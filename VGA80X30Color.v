==> flow/design.v <==
module VGA80X30Color(
    input clk,   
    input reset,
    output [10:0] vgafb_word_addr,   
    output vgafb_en,                 
    input [31:0] vgafb_word_data,    
    output fontrom_en,                               
    output [((((16 <= 8)? 3 : ((16 <= 16)? 4 : ((16 <= 32)? 5 : ((16 <= 64)? 6 : ((16 <= 128)? 7 : 8))))) + ((256 <= 8)? 3 : ((256 <= 16)? 4 : ((256 <= 32)? 5 : ((256 <= 64)? 6 : ((256 <= 128)? 7 : 8))))))-1):0] fontrom_addr,  
    input  [(8-1):0] fontrom_data,          
    output [3:0] palrom_addr1,       
    output [3:0] palrom_addr2,       
    input [7:0] palrom_data1,        
    input [7:0] palrom_data2,        
    output reg [2:0] red,
    output reg [2:0] green,
    output reg [1:0] blue,
    output reg hsync,
    output reg vsync
);
    reg [9:0] hcount  ;
    reg [9:0] vcount  ;
    reg [4:0] scr_row  ;   
    reg [6:0] scr_col  ;   
    reg [(((16 <= 8)? 3 : ((16 <= 16)? 4 : ((16 <= 32)? 5 : ((16 <= 64)? 6 : ((16 <= 128)? 7 : 8)))))-1):0] symb_y   ;   
    reg [(((8 <= 8)? 3 : ((8 <= 16)? 4 : ((8 <= 32)? 5 : ((8 <= 64)? 6 : ((8 <= 128)? 7 : 8)))))-1):0] symb_x    ;   
    wire [7:0] symb_index;  
    reg [5:0] word_offset  ;  
    reg hword_offset  ;  
    wire next_hword_offset;  
    wire [15:0] vgafb_hword_data;  
    reg  [7:0] fg_color  ;  
    reg  [7:0] bg_color  ;  
    assign vgafb_hword_data = (next_hword_offset == 0)? vgafb_word_data[31:16] : vgafb_word_data[15:0]; 
    assign symb_index = vgafb_hword_data[7:0];
    assign palrom_addr1 = vgafb_hword_data[15:12];
    assign palrom_addr2 = vgafb_hword_data[11:8];
    assign vgafb_word_addr = {{(11-5){1'b0}}, scr_row} * ((640 / 8) / 2) + {{(11-6){1'b0}}, word_offset};    
    assign vgafb_en = (hword_offset == 1) && (symb_x == 1);
    assign fontrom_addr = {{((((16 <= 8)? 3 : ((16 <= 16)? 4 : ((16 <= 32)? 5 : ((16 <= 64)? 6 : ((16 <= 128)? 7 : 8))))) + ((256 <= 8)? 3 : ((256 <= 16)? 4 : ((256 <= 32)? 5 : ((256 <= 64)? 6 : ((256 <= 128)? 7 : 8))))))-8){1'b0}}, symb_index} * 16 
                        + {{((((16 <= 8)? 3 : ((16 <= 16)? 4 : ((16 <= 32)? 5 : ((16 <= 64)? 6 : ((16 <= 128)? 7 : 8))))) + ((256 <= 8)? 3 : ((256 <= 16)? 4 : ((256 <= 32)? 5 : ((256 <= 64)? 6 : ((256 <= 128)? 7 : 8))))))-((16 <= 8)? 3 : ((16 <= 16)? 4 : ((16 <= 32)? 5 : ((16 <= 64)? 6 : ((16 <= 128)? 7 : 8)))))){1'b0}}, symb_y};
    assign fontrom_en = (symb_x == 0);
    assign next_hword_offset = (hword_offset + 1);
    always @ (posedge clk) begin
        if (reset)
            hword_offset <= 0;
        else if (symb_x == 0)
            hword_offset <= hword_offset + 1;
    end
    always @ (posedge clk) begin
        if (reset) begin
            word_offset <= 1;
            scr_row <= 0;
        end
        else if (vgafb_en) begin
            if (word_offset == ((640 / 8)/2 - 1)) begin
                word_offset <= 0;
                if (symb_y == (16 - 1)) begin
                    if (scr_row == ((480 / 16) - 1))
                        scr_row <= 0;
                    else
                        scr_row <= scr_row + 1;
                end
            end
            else
                word_offset <= word_offset + 1;
        end
    end
    always @ (posedge clk) begin
        if (reset) begin
            bg_color <= 0;
            fg_color <= 0;
        end
        else if (symb_x == 0) begin
            bg_color <= palrom_data1;
            fg_color <= palrom_data2;
        end
    end
    always @ (posedge clk) begin
        if (reset) begin
            scr_col <= 0;
            symb_y <= 0;
            symb_x <= 8 - 1;  
        end
        else begin
            if (vcount < 480) begin
                if (hcount < 640) begin
                    if (symb_x == 0) begin
                        symb_x <= 8 - 1;
                        if (scr_col == ((640 / 8) - 1))
                            scr_col <= 0;
                        else
                            scr_col <= scr_col + 1;
                    end
                    else
                        symb_x <= symb_x - 1;
                end
                if (hcount == 640 - 2) begin
                    if (symb_y == (16 - 1))
                        symb_y <= 0;
                    else
                        symb_y <= symb_y + 1;
                end
            end
        end
    end
    always @ (posedge clk) begin
        if (reset) begin
            hcount <= 0;
            vcount <= 0;
			hsync <= 1;
			vsync <= 1;
        end
        else begin
            if (hcount == (800 - 1)) begin
                hcount <= 0;
                if (vcount == (525 - 1))
                    vcount <= 0;
                else
                    vcount <= vcount + 1;
            end
            else
                hcount <= hcount + 1;
            if ((vcount >= 490) && (vcount < 492))
                vsync <= 0;
            else
                vsync <= 1;
            if ((hcount >= 656) && (hcount < 752))
                hsync <= 0;
            else
                hsync <= 1;
        end
    end
    always @ (posedge clk) begin
        if ((hcount < 640) && (vcount < 480)) begin
            if (fontrom_data[symb_x] == 1'b1)
                {red, green, blue} <= fg_color;
            else
                {red, green, blue} <= bg_color;
        end
        else begin
            {red, green, blue} <= 8'h0;
        end
    end
endmodule
## Step by step through the tools: VGA80X30Color

Tool output for the design above, in the order of the flow.
Line numbers count from 1 in the design file above.
Operators: Yosys type, input widths -> output width; for muxes data width and select width s.
Cell names lack the library's common part.
A cell with - has no value.

| set-up | value |
|---|---|
| design top | VGA80X30Color |
| clock | clk |
| library | sky130hd |
| timing corner | tt_025C_1v80 |

## Elaborated design

Yosys after proc, flatten, opt, wreduce and memory -nomap, before mapping. Enables and synchronous resets that opt folds into registers are not counted as muxes. Memory bits, and registers merged into a memory's read port (data or address), are not among the register bits. Print and check cells are not counted. Equal cells are merged and count once.

| bit counts | value |
|---|---|
| register bits after elaboration | 65 |
| latch bits | 0 |
| bits in writable memories | 0 |
| ROM bits | 0 |
| clocked read ports x word width | 0 |
| memories | 0 |
| bits of input ports | 58 |
| output and inout port bits | 43 |
| cells after elaboration | 56 |

| cells by class | value |
|---|---|
| add/sub/neg operators | 9 |
| multiply operators | 1 |
| div/mod/pow operators | 0 |
| magnitude comparators | 6 |
| equality and inequality tests | 7 |
| shifts and indexed selects | 1 |
| multiplexer cells | 9 |
| bitwise gates (word level) | 0 |
| reduce/logical cells | 9 |

Operator list:

| kind | number |
|---|---|
| $eq 10x10->1 const B | 3 |
| $mul 5x3->8 const B | 1 |
| $add 10x1->10 const B | 2 |
| $lt 10x10->1 const B | 2 |
| $lt 10x9->1 const B | 2 |
| $mux 16 | 1 |
| $add 12x4->12 | 1 |
| $add 11x6->11 | 1 |
| $ge 10x10->1 const B | 1 |
| $ge 10x9->1 const B | 1 |
| $mux 10 | 1 |
| $shiftx 8x3->1 | 1 |
| $mux 8 | 1 |
| $add 6x1->6 const B | 1 |
| $eq 6x6->1 const B | 1 |
| $mux 6 | 1 |
| $add 5x1->5 const B | 1 |
| $eq 5x5->1 const B | 1 |
| $mux 5 | 1 |
| $logic_and 1x1->1 | 4 |
| $reduce_and 2->1 | 2 |
| $add 4x1->4 const B | 1 |
| $eq 4x4->1 const B | 1 |
| $mux 4 | 1 |
| $sub 3x1->3 const B | 1 |
| $eq 3x1->1 const B | 1 |
| $logic_not 3->1 | 1 |
| $reduce_and 3->1 | 1 |

Other operator kinds: 4; their cells: 5.

## Longest topological paths

Longest topological path by Yosys (ltp), each cell counted once; first at word level (registers and memories cut), then after technology mapping (sequential cells cut; the memories' decode and read muxes count).

| depth | value |
|---|---|
| depth in word-level cells | 3 |
| ABC_AREA | 1 |
| mapped depth | 9 |
| mapped depth without buffers | 9 |

## Netlist

Source: synth_stat.txt of the flow (Yosys; design flattened, memories mapped). It holds for the ABC_AREA given above (unset counts as 0); a run with the other value may have another netlist.

Cells by type:

| cell | number | area in all (µm²) |
|---|---|---|
| dfxtp_1 | 65 | 1.3E+03 |
| nand2_1 | 147 | 551.779 |
| nor2_1 | 75 | 281.52 |
| ha_1 | 22 | 275.264 |
| inv_1 | 56 | 210.202 |
| nand3_1 | 38 | 190.182 |
| o21ai_0 | 29 | 145.139 |
| a21oi_1 | 26 | 130.125 |
| xor2_1 | 7 | 61.309 |
| nand4_1 | 9 | 56.304 |
| nand2_2 | 8 | 50.048 |
| fa_1 | 2 | 40.038 |
| buf_4 | 5 | 37.536 |
| nor2_2 | 6 | 37.536 |
| xnor2_1 | 4 | 35.034 |
| nand3_2 | 3 | 30.029 |
| buf_6 | 2 | 22.522 |
| nor2_4 | 2 | 22.522 |

Not listed: further types 20, cells in them 38.

| mapped netlist | value |
|---|---|
| standard cells after synthesis | 544 |
| mapped area | 3729.8 µm² |
| sequential part of the area | 1301.2 µm² |
| flip-flop cells | 65 |
| buffers | 16 |

## Timing after synthesis

Source: OpenSTA report_checks on the synthesized netlist (no wires, ideal clock, input and output delay 20% of the period each), path of least setup slack; recovery checks are left aside. Register names are those of the netlist, which keeps one name where synthesis merged equal registers.

| timing path post-synthesis | value |
|---|---|
| path kind | reg2out |
| start | reg scr_row[1] |
| end | out vgafb_word_addr[9] |
| clock period | 2760 ps |
| external output delay | 552 ps |
| launch time at the first pin | 0 ps |
| data arrival time | 1950 ps |
| required time | 2208 ps |
| setup slack | 258 ps |
| path delay | 1950 ps |
| driving pins on the path | 9 |
| path buffers | 0 |
| synthesis period reached | 2502 ps |

"path delay" is the arrival time less input delay plus setup time.
A path that ends at an output port has no setup time.
"driving pins on the path" counts driving pins, that of a launching flip-flop among them; a cell with two outputs on the path counts twice.
"synthesis period reached" is the clock period less the worst setup slack; recovery checks do not enter. This is arithmetic on one report: input and output delays are still those of the set period (20% each).
Between the ends stands the longest chain of elaborated cells between them, by number of cells; it is not shown to be the way that was timed. Of several equally long chains one is given.
Each line given opens the expression or statement behind the cell; cells for indexed reads and writes are added by Yosys, which also makes memories of some case tables.
At most two assigning lines are given for a register; there are more.

| on the way, post-synthesis | value |
|---|---|
| path through | dfxtp_1 -> ha_1 -> ha_1 -> fa_1 -> nand2_1 -> inv_1 -> nor2_1 -> nand4_1 -> xnor2_1 |
| cells in the longest elaborated chain | 2 |
| elaborated cells on any way between the ends | 2 |
| RTL lines with such cells | 1 |
| classes of those cells | add/sub: 1; mul: 1 |

Ends and longest elaborated chain, post-synthesis:

| what | RTL line | RTL |
|---|---|---|
| from (decl) | 22 | `reg [4:0] scr_row  ;` |
| from (assign) | 52 | `scr_row <= 0;` |
| from (assign) | 61 | `scr_row <= scr_row + 1;` |
| $mul 5x3->8 | 37 | `assign vgafb_word_addr = {{(11-5){1'b0}}, scr_row} * ((640 / 8) / 2) + {{(11-6){1'b0}}, word_offset};` |
| $add 11x6->11 | 37 |  |
| to (decl) | 4 | `output [10:0] vgafb_word_addr,` |

## Timing after layout

Path of least setup slack in the final report of run 1 (OpenROAD, finished layout, wires in). Where an end is a register, its clock arrival counts in the times.
The path's times are printed in steps of 10 ps; the period is the one set.

| timing path post-layout | value |
|---|---|
| path kind | reg2out |
| start | reg scr_row[1] |
| end | out vgafb_word_addr[8] |
| clock period | 2510 ps |
| external output delay | 500 ps |
| launch time at the first pin | 320 ps |
| data arrival time | 2050 ps |
| required time | 2010 ps |
| setup slack | -50 ps |
| driving pins on the path | 7 |
| path buffers | 1 |

Between the ends stands the longest chain of elaborated cells between them, by number of cells; it is not shown to be the way that was timed. Of several equally long chains one is given.
At most two assigning lines are given for a register; there are more.

| on the way, post-layout | value |
|---|---|
| path through | dfxtp_2 -> ha_4 -> ha_4 -> fa_2 -> and3_4 -> xor2_1 -> buf_2 |
| cells in the longest elaborated chain | 2 |
| elaborated cells on any way between the ends | 2 |
| RTL lines with such cells | 1 |
| classes of those cells | add/sub: 1; mul: 1 |

Ends and longest elaborated chain, post-layout:

| what | RTL line | RTL |
|---|---|---|
| from (decl) | 22 | `reg [4:0] scr_row  ;` |
| from (assign) | 52 | `scr_row <= 0;` |
| from (assign) | 61 | `scr_row <= scr_row + 1;` |
| $mul 5x3->8 | 37 | `assign vgafb_word_addr = {{(11-5){1'b0}}, scr_row} * ((640 / 8) / 2) + {{(11-6){1'b0}}, word_offset};` |
| $add 11x6->11 | 37 |  |
| to (decl) | 4 | `output [10:0] vgafb_word_addr,` |

# Flow runs of VGA80X30Color

VGA80X30Color through Yosys and OpenROAD on sky130hd: 2 stored runs, unordered, with their settings and measured results. The constraints put input and output delay at 20% of the set period each and load the outputs with 0.01 pF.
By "critical path time" is meant the share of the clock period that the worst setup path is allowed (20% is reserved at inputs, 20% at outputs), minus its slack. Clock arrival times at its registers enter into it.
"total power after layout" is the tool's figure for a default switching activity; nothing was simulated.
"critical path time" is given in steps of 10 ps.

## Run 1

==> flow/run.sh <==
#!/bin/bash
# the make line also repeats the synthesis and layout settings of config.mk as NAME=value (left out here)
make -C /OpenROAD-flow-scripts/flow DESIGN_CONFIG=/design/flow/config.mk WORK_HOME=/design/flow/orfs CLKGATE_MAP_FILE= finish
==> flow/config.mk <==
export PLATFORM = sky130hd
export DESIGN_NAME = VGA80X30Color
export DESIGN_NICKNAME = VGA80X30Color
export VERILOG_FILES = /design/flow/design.v
export SDC_FILE = /design/flow/constraint.sdc
export NUM_CORES = 4
export LEC_CHECK = 0
export ABC_AREA = 1
export CAP_MARGIN = 0
export CORE_MARGIN = 2
export CORE_UTILIZATION = 19
export CTS_CLUSTER_SIZE = 87
export GPL_ROUTABILITY_DRIVEN = 0
export PLACE_DENSITY_LB_ADDON = 0.28
export SLEW_MARGIN = 20
==> flow/constraint.sdc <==
create_clock -name core_clock -period 2.51 [get_ports {clk}]
set_input_delay 0.5020 -clock core_clock [delete_from_list [all_inputs] [get_ports {clk}]]
set_output_delay 0.5020 -clock core_clock [all_outputs]
set_load 0.01 [all_outputs]

| result of run 1 | value |
|---|---|
| synthesis area | 3729.8 µm² |
| critical path time | 2050 ps |
| class of the worst setup path | reg2out |
| standard-cell area after layout | 5486.5 µm² |
| total negative setup slack | -73 ps |
| smallest setup slack | -46 ps |
| utilization after layout | 0.284 |
| total power after layout | 2801 µW |
| die outline area | 20767.7 µm² |

## Run 2

==> flow/run.sh <==
#!/bin/bash
# the make line also repeats the synthesis and layout settings of config.mk as NAME=value (left out here)
make -C /OpenROAD-flow-scripts/flow DESIGN_CONFIG=/design/flow/config.mk WORK_HOME=/design/flow/orfs CLKGATE_MAP_FILE= finish
==> flow/config.mk <==
export PLATFORM = sky130hd
export DESIGN_NAME = VGA80X30Color
export DESIGN_NICKNAME = VGA80X30Color
export VERILOG_FILES = /design/flow/design.v
export SDC_FILE = /design/flow/constraint.sdc
export NUM_CORES = 4
export LEC_CHECK = 0
export ABC_AREA = 0
export CAP_MARGIN = 20
export CELL_PAD_IN_SITES_GLOBAL_PLACEMENT = 2
export CORE_ASPECT_RATIO = 0.76
export CORE_MARGIN = 2
export CORE_UTILIZATION = 59
export MIN_ROUTING_LAYER = met2
export PLACE_DENSITY_LB_ADDON = 0.22
export SETUP_SLACK_MARGIN = 0.53
export SLEW_MARGIN = 0
==> flow/constraint.sdc <==
create_clock -name core_clock -period 2.21 [get_ports {clk}]
set_input_delay 0.4420 -clock core_clock [delete_from_list [all_inputs] [get_ports {clk}]]
set_output_delay 0.4420 -clock core_clock [all_outputs]
set_load 0.01 [all_outputs]

Run 2: unfinished; error FLW-0024 in placement
